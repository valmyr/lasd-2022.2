==> flow/design.v <==
module LCD_Controller (	 
						iDATA,iRS,
						iStart,oDone,
						iCLK,iRST_N,
						LCD_DATA,
						LCD_RW,
						LCD_EN,
						LCD_RS	);
parameter	CLK_Divide	=	16;
input	[7:0]	iDATA;
input	iRS,iStart;
input	iCLK,iRST_N;
output	reg		oDone;
output	[7:0]	LCD_DATA;
output	reg		LCD_EN;
output			LCD_RW;
output			LCD_RS;
reg		[4:0]	Cont;
reg		[1:0]	ST;
reg		preStart,mStart;
assign	LCD_DATA	=	iDATA; 
assign	LCD_RW		=	1'b0;
assign	LCD_RS		=	iRS;
always@(posedge iCLK or negedge iRST_N)
begin
	if(!iRST_N)
	begin
		oDone	<=	1'b0;
		LCD_EN	<=	1'b0;
		preStart<=	1'b0;
		mStart	<=	1'b0;
		Cont	<=	0;
		ST		<=	0;
	end
	else
	begin
		preStart<=	iStart;
		if({preStart,iStart}==2'b01)
		begin
			mStart	<=	1'b1;
			oDone	<=	1'b0;
		end
		if(mStart)
		begin
			case(ST)
			0:	ST	<=	1;	 
			1:	begin
					LCD_EN	<=	1'b1;
					ST		<=	2;
				end
			2:	begin					
					if(Cont<CLK_Divide)
					Cont	<=	Cont+1;
					else
					ST		<=	3;
				end
			3:	begin
					LCD_EN	<=	1'b0;
					mStart	<=	1'b0;
					oDone	<=	1'b1;
					Cont	<=	0;
					ST		<=	0;
				end
			endcase
		end
	end
end
endmodule
module	LCD_TEST (	 
					iCLK,iRST_N,
					d0x0,d0x1,d0x2,d0x3,d0x4,d0x5,d1x0,d1x1,d1x2,d1x3,d1x4,d1x5,
					LCD_DATA,LCD_RW,LCD_EN,LCD_RS	);
input			iCLK,iRST_N;
input  [7:0] d0x0,d0x1,d0x2,d0x3,d0x4,d0x5,d1x0,d1x1,d1x2,d1x3,d1x4,d1x5;
output	[7:0]	LCD_DATA;
output			LCD_RW,LCD_EN,LCD_RS;
reg	[5:0]	LUT_INDEX;
reg	[8:0]	LUT_DATA;
reg	[5:0]	mLCD_ST;
reg	[17:0]	mDLY;
reg			mLCD_Start;
reg	[7:0]	mLCD_DATA;
reg			mLCD_RS;
wire		mLCD_Done;
parameter	LCD_INTIAL	=	0;
parameter	LCD_RESTART	=	4;
parameter	LCD_LINE1	=	5;
parameter	LCD_CH_LINE	=	LCD_LINE1+16;
parameter	LCD_LINE2	=	LCD_LINE1+16+1;
parameter	LUT_SIZE	=	LCD_LINE2+16-1;
always@(posedge iCLK or negedge iRST_N)
begin
	if(!iRST_N)
	begin
		LUT_INDEX	<=	0;
		mLCD_ST		<=	0;
		mDLY		<=	0;
		mLCD_Start	<=	0;
		mLCD_DATA	<=	0;
		mLCD_RS		<=	0;
	end
	else
	begin
		begin
			case(mLCD_ST)
			0:	begin
					mLCD_DATA	<=	LUT_DATA[7:0];
					mLCD_RS		<=	LUT_DATA[8];
					mLCD_Start	<=	1;
					mLCD_ST		<=	1;
				end
			1:	begin
					if(mLCD_Done)
					begin
						mLCD_Start	<=	0;
						mLCD_ST		<=	2;					
					end
				end
			2:	begin
					if(mDLY<18'h3FFFE)
					mDLY	<=	mDLY+1;
					else
					begin
						mDLY	<=	0;
						mLCD_ST	<=	3;
					end
				end
			3:	begin
					if(LUT_INDEX<LUT_SIZE)
						LUT_INDEX	<=	LUT_INDEX+1;
					else
						LUT_INDEX	<=	LCD_RESTART;
					mLCD_ST	<=	0;
				end
			endcase
		end
	end
end
function [8:0] hex2char;
	input [3:0] h;
	hex2char = (h>9 ? 9'h137 : 9'h130) + h;	
endfunction
always@*
begin
	case(LUT_INDEX)
	LCD_INTIAL+0:	LUT_DATA	<=	9'h038;
	LCD_INTIAL+1:	LUT_DATA	<=	9'h00C;
	LCD_INTIAL+2:	LUT_DATA	<=	9'h001;
	LCD_INTIAL+3:	LUT_DATA	<=	9'h006;
	LCD_INTIAL+4:	LUT_DATA	<=	9'h080;
	LCD_LINE1+0:	LUT_DATA	<=	hex2char(d0x0[ 7: 4]);
	LCD_LINE1+1:	LUT_DATA	<=	hex2char(d0x0[ 3: 0]);
	LCD_LINE1+2:	LUT_DATA	<=	9'h120;
	LCD_LINE1+3:	LUT_DATA	<=	hex2char(d0x1[ 7: 4]);             
	LCD_LINE1+4:	LUT_DATA	<=	hex2char(d0x1[ 3: 0]);
	LCD_LINE1+5:	LUT_DATA	<=	9'h120;
	LCD_LINE1+6:	LUT_DATA	<=	hex2char(d0x2[ 7: 4]);           
	LCD_LINE1+7:	LUT_DATA	<=	hex2char(d0x2[ 3: 0]);
	LCD_LINE1+8:	LUT_DATA	<=	9'h120;
	LCD_LINE1+9:	LUT_DATA	<=	hex2char(d0x3[ 7: 4]);          
	LCD_LINE1+10:	LUT_DATA	<=	hex2char(d0x3[ 3: 0]);
	LCD_LINE1+11:	LUT_DATA	<=	9'h120;
	LCD_LINE1+12:	LUT_DATA	<=	hex2char(d0x4[ 7: 4]);             
	LCD_LINE1+13:	LUT_DATA	<=	hex2char(d0x4[ 3: 0]);
	LCD_LINE1+14:	LUT_DATA	<=	9'h120;
	LCD_LINE1+15:	LUT_DATA	<=	hex2char(d0x5[ 3: 0]);
	LCD_CH_LINE:	LUT_DATA	<=  9'h0C0;	                    
	LCD_LINE2+0:	LUT_DATA	<=	hex2char(d1x0[ 7: 4]);
	LCD_LINE2+1:	LUT_DATA	<=	hex2char(d1x0[ 3: 0]);
	LCD_LINE2+2:	LUT_DATA	<=	9'h120;
	LCD_LINE2+3:	LUT_DATA	<=	hex2char(d1x1[ 7: 4]);             
	LCD_LINE2+4:	LUT_DATA	<=	hex2char(d1x1[ 3: 0]);
	LCD_LINE2+5:	LUT_DATA	<=	9'h120;
	LCD_LINE2+6:	LUT_DATA	<=	hex2char(d1x2[ 7: 4]);           
	LCD_LINE2+7:	LUT_DATA	<=	hex2char(d1x2[ 3: 0]);
	LCD_LINE2+8:	LUT_DATA	<=	9'h120;
	LCD_LINE2+9:	LUT_DATA	<=	hex2char(d1x3[ 7: 4]);          
	LCD_LINE2+10:	LUT_DATA	<=	hex2char(d1x3[ 3: 0]);
	LCD_LINE2+11:	LUT_DATA	<=	9'h120;
	LCD_LINE2+12:	LUT_DATA	<=	hex2char(d1x4[ 7: 4]);             
	LCD_LINE2+13:	LUT_DATA	<=	hex2char(d1x4[ 3: 0]);
	LCD_LINE2+14:	LUT_DATA	<=	9'h120;
	LCD_LINE2+15:	LUT_DATA	<=	hex2char(d1x5[ 3: 0]);
	default:	    LUT_DATA	<=	9'h120;
	endcase
end
LCD_Controller 		u0	(	 
							.iDATA(mLCD_DATA),
							.iRS(mLCD_RS),
							.iStart(mLCD_Start),
							.oDone(mLCD_Done),
							.iCLK(iCLK),
							.iRST_N(iRST_N),
							.LCD_DATA(LCD_DATA),
							.LCD_RW(LCD_RW),
							.LCD_EN(LCD_EN),
							.LCD_RS(LCD_RS)	);
endmodule
# == Step by step through the tools: LCD_TEST ==
# Tool output for the design above, in the order of the flow.
# Line numbers count from 1 in the design file above.
# The mark -- stands for no value.
# inputs
top_module,LCD_TEST
clock,iCLK
cell_library,sky130hd
pvt_corner,tt_025C_1v80

# == Word-level counts ==
# Yosys after proc, flatten, opt, wreduce and memory -nomap, before mapping. Memory bits, and registers merged into a memory's read port (data or address), are not among the register bits. Print and check cells are not counted. Equal cells are merged and count once.
# op_classes
equal,38
n_cmp,25
add_sub_neg,25
n_mux,41
reduce_and_logical,13
# op_table
op,count
9-bit parallel mux with 28-bit select,1
9-bit by 4-bit adder with 9-bit output,22
4-bit > comparator (second input constant),22
6-bit by 5-bit == test with 1-bit output (second input constant),11
3-bit two-way mux,22
6-bit by 4-bit == test with 1-bit output (second input constant),6
6-bit by 2-bit == test with 1-bit output (second input constant),4
6-bit == test (second input constant),4
6-bit parallel mux with 4-bit select,1
18-bit by 1-bit adder with 18-bit output (second input constant),1
18-bit less-than comparator (second input constant),1
6-bit by 3-bit == test with 1-bit output (second input constant),3
18-bit two-way mux,1
6-bit two-way mux,3
6-bit by 1-bit == test with 1-bit output (second input constant),2
6-bit logical NOT,2
5-bit parallel mux with 2-bit select,1
3-bit AND reduction,3
4-bit nonzero test,2
2-bit parallel mux with 4-bit select,1
1-bit two-way mux,7
2-bit nonzero test,3
6-bit by 1-bit adder with 6-bit output (second input constant),1
6-bit less-than comparator (second input constant),1
5-bit by 1-bit adder with 5-bit output (second input constant),1
5-bit less-than comparator (second input constant),1
5-bit two-way mux,1
2-bit by 1-bit == test with 1-bit output (second input constant),2
# Not listed: further kinds 7, cells in them 12.
# word_totals
wordCells,154
regBits,51

# == Longest topological paths ==
# Longest topological path by Yosys (ltp), each cell counted once; first at word level (registers and memories cut), then after technology mapping (sequential cells cut; the memories' decode and read muxes count).
# logic_depth
depth_word,4
abc_area,0
mapped_depth,10
depth_no_buf,10

# == After synthesis ==
# The flow's flattened synthesis, as Yosys stat reports it; memories are mapped. The netlist is that of the ABC_AREA named above (0 if unset); the other value can give another one.
# types
cell_type,count,area_total_um2
sky130_fd_sc_hd__dfrtp_1,49,1.23E+03
sky130_fd_sc_hd__ha_1,51,638.112
sky130_fd_sc_hd__fa_1,16,320.307
sky130_fd_sc_hd__nand2_1,71,266.506
sky130_fd_sc_hd__nor2b_1,40,250.24
sky130_fd_sc_hd__o21ai_0,48,240.23
sky130_fd_sc_hd__nor2_1,58,217.709
sky130_fd_sc_hd__a21o_1,27,202.694
sky130_fd_sc_hd__a22oi_1,26,195.187
sky130_fd_sc_hd__a21oi_1,38,190.182
sky130_fd_sc_hd__xor2_1,20,175.168
sky130_fd_sc_hd__nand2b_1,24,150.144
sky130_fd_sc_hd__mux2i_1,13,130.125
sky130_fd_sc_hd__inv_1,31,116.362
sky130_fd_sc_hd__nand3_1,23,115.11
sky130_fd_sc_hd__o21a_1,15,112.608
sky130_fd_sc_hd__xnor2_1,12,105.101
sky130_fd_sc_hd__o22ai_1,15,93.84
# Other cell types: 51; their cells: 197.
# synth_totals
synth_area_um2,6219.7
ff_cells,51
mapped_cells,774
buf_cells,29
# By module: a second synthesis without flattening, with its own total; a netlist apart from the flattened one above.
# hier_totals
hier_cells,802
area_unflattened_um2,6618.8
# Rows give one instance, submodules left out.
# by_module
module,seq_area_um2,area_um2,instances,cells
LCD_TEST,952.2,5933.2,1,737
LCD_Controller,326.6,685.7,1,65

# == Path before layout ==
# Source: OpenSTA report_checks on the synthesized netlist (no wires, ideal clock, input and output delay 20% of the period each), path of least setup slack; recovery checks are left aside. Register names are those of the netlist, which keeps one name where synthesis merged equal registers.
# synth_path
path_kind,input -> register
start,in d1x2[5]
end,reg mLCD_DATA[6]
t_first_pin_ps,696
path_buffers,0
stages,10
setup_ps,154
clock_period_ps,3480
path_delay_ps,2092
arrival_ps,2634
setup_slack_ps,692
period_less_setup_slack_ps,2788
# "path_delay_ps" is the arrival time less input delay plus setup time.
# "stages": output pins that drive a net of the path, with the launching flip-flop's if there is one; two outputs of one cell count as two.
# "period_less_setup_slack_ps" = period - worst setup slack (recovery checks aside). The figure is calculated, with input and output delays left at 20% of the set period.
# Between the ends stands the longest chain of elaborated cells between them, by number of cells; it is not shown to be the way that was timed. Of several equally long chains one is given.
# A line is the first line of the expression or statement that the cell stems from. Yosys adds cells for indexed reads and writes and turns some case tables into memories.
# synth_between
cell_sequence,sky130_fd_sc_hd__o21ai_0 -> sky130_fd_sc_hd__inv_1 -> sky130_fd_sc_hd__ha_1 -> sky130_fd_sc_hd__fa_1 -> sky130_fd_sc_hd__a21o_1 -> sky130_fd_sc_hd__nand4_1 -> sky130_fd_sc_hd__o2111ai_1 -> sky130_fd_sc_hd__a2111o_1 -> sky130_fd_sc_hd__nor4_1 -> sky130_fd_sc_hd__o22ai_1
elab_chain_cells,4
cone_cells,4
lines_between,2
classes_between,1 x add/sub; 1 x compare; 2 x mux
# synth_rtl
item,line_no,rtl
from (decl),74,"input  [7:0] d0x0,d0x1,d0x2,d0x3,d0x4,d0x5,d1x0,d1x1,d1x2,d1x3,d1x4,d1x5;"
4-bit > comparator,141,hex2char = (h>9 ? 9'h137 : 9'h130) + h;
3-bit two-way mux,141,
9-bit by 4-bit adder with 9-bit output,141,
9-bit parallel mux with 28-bit select,145,case(LUT_INDEX)
to (assign),99,mLCD_DATA <= 0;
to (assign),107,mLCD_DATA <= LUT_DATA[7:0];
to (decl),82,reg [7:0] mLCD_DATA;

# == Timing after layout ==
# Path of least setup slack in the final report of run 1 (OpenROAD, finished layout, wires in). Where an end is a register, its clock arrival counts in the times.
# The path's times are printed in steps of 10 ps; the period is the one set.
# layout_path
path_kind,register -> register
start,reg LUT_INDEX[1]
end,reg mLCD_DATA[5]
setup_ps,110
stages,9
setup_slack_ps,-700
arrival_ps,2550
path_buffers,2
t_first_pin_ps,290
clock_period_ps,1660
# Between the ends stands the longest chain of elaborated cells between them, by number of cells; it is not shown to be the way that was timed. Of several equally long chains one is given.
# At most two assigning lines are given for a register; there are more.
# layout_between
cell_sequence,sky130_fd_sc_hd__dfrtp_2 -> sky130_fd_sc_hd__buf_6 -> sky130_fd_sc_hd__ha_4 -> sky130_fd_sc_hd__buf_6 -> sky130_fd_sc_hd__and3_1 -> sky130_fd_sc_hd__a221o_1 -> sky130_fd_sc_hd__or4_4 -> sky130_fd_sc_hd__nand4b_1 -> sky130_fd_sc_hd__o32a_1
elab_chain_cells,2
cone_cells,29
lines_between,1
classes_between,27 x eq/ne; 1 x mux; 1 x reduce/logical
# layout_rtl
item,line_no,rtl
from (decl),77,reg [5:0] LUT_INDEX;
from (assign),95,LUT_INDEX <= 0;
from (assign),130,LUT_INDEX <= LUT_INDEX+1;
6-bit == test,145,case(LUT_INDEX)
9-bit parallel mux with 28-bit select,145,
to (assign),99,mLCD_DATA <= 0;
to (assign),107,mLCD_DATA <= LUT_DATA[7:0];
to (decl),82,reg [7:0] mLCD_DATA;

# Module LCD_TEST, platform sky130hd: 2 stored runs of the flow (Yosys, OpenROAD) with differing settings, in no particular order. Input and output delays are each 20% of the period that was set; the output load is 0.01 pF.
# "power.total_mw" is the tool's figure for a default switching activity; nothing was simulated.
# A setting shown as -- is not set for that run.
run name,period_ns,CAP_MARGIN,CORE_MARGIN,CORE_UTILIZATION,SLEW_MARGIN,SETUP_SLACK_MARGIN,PLACE_DENSITY,CELL_PAD_IN_SITES_DETAIL_PLACEMENT,TNS_END_PERCENT,GPL_TIMING_DRIVEN,CTS_CLUSTER_DIAMETER,synth_area_um2,die_area_um2,post_route_stdcell_area_um2,worst_setup_slack_ps,power.total_mw
run 1,1.66,20,2,40,20,--,--,--,--,--,--,6219.7,16562.4,10560.1,-703,3.733
run 2,3.01,20,8,21,20,0.44,0.43,2,35,1,194,6219.7,35379.7,9685.5,455,2.138
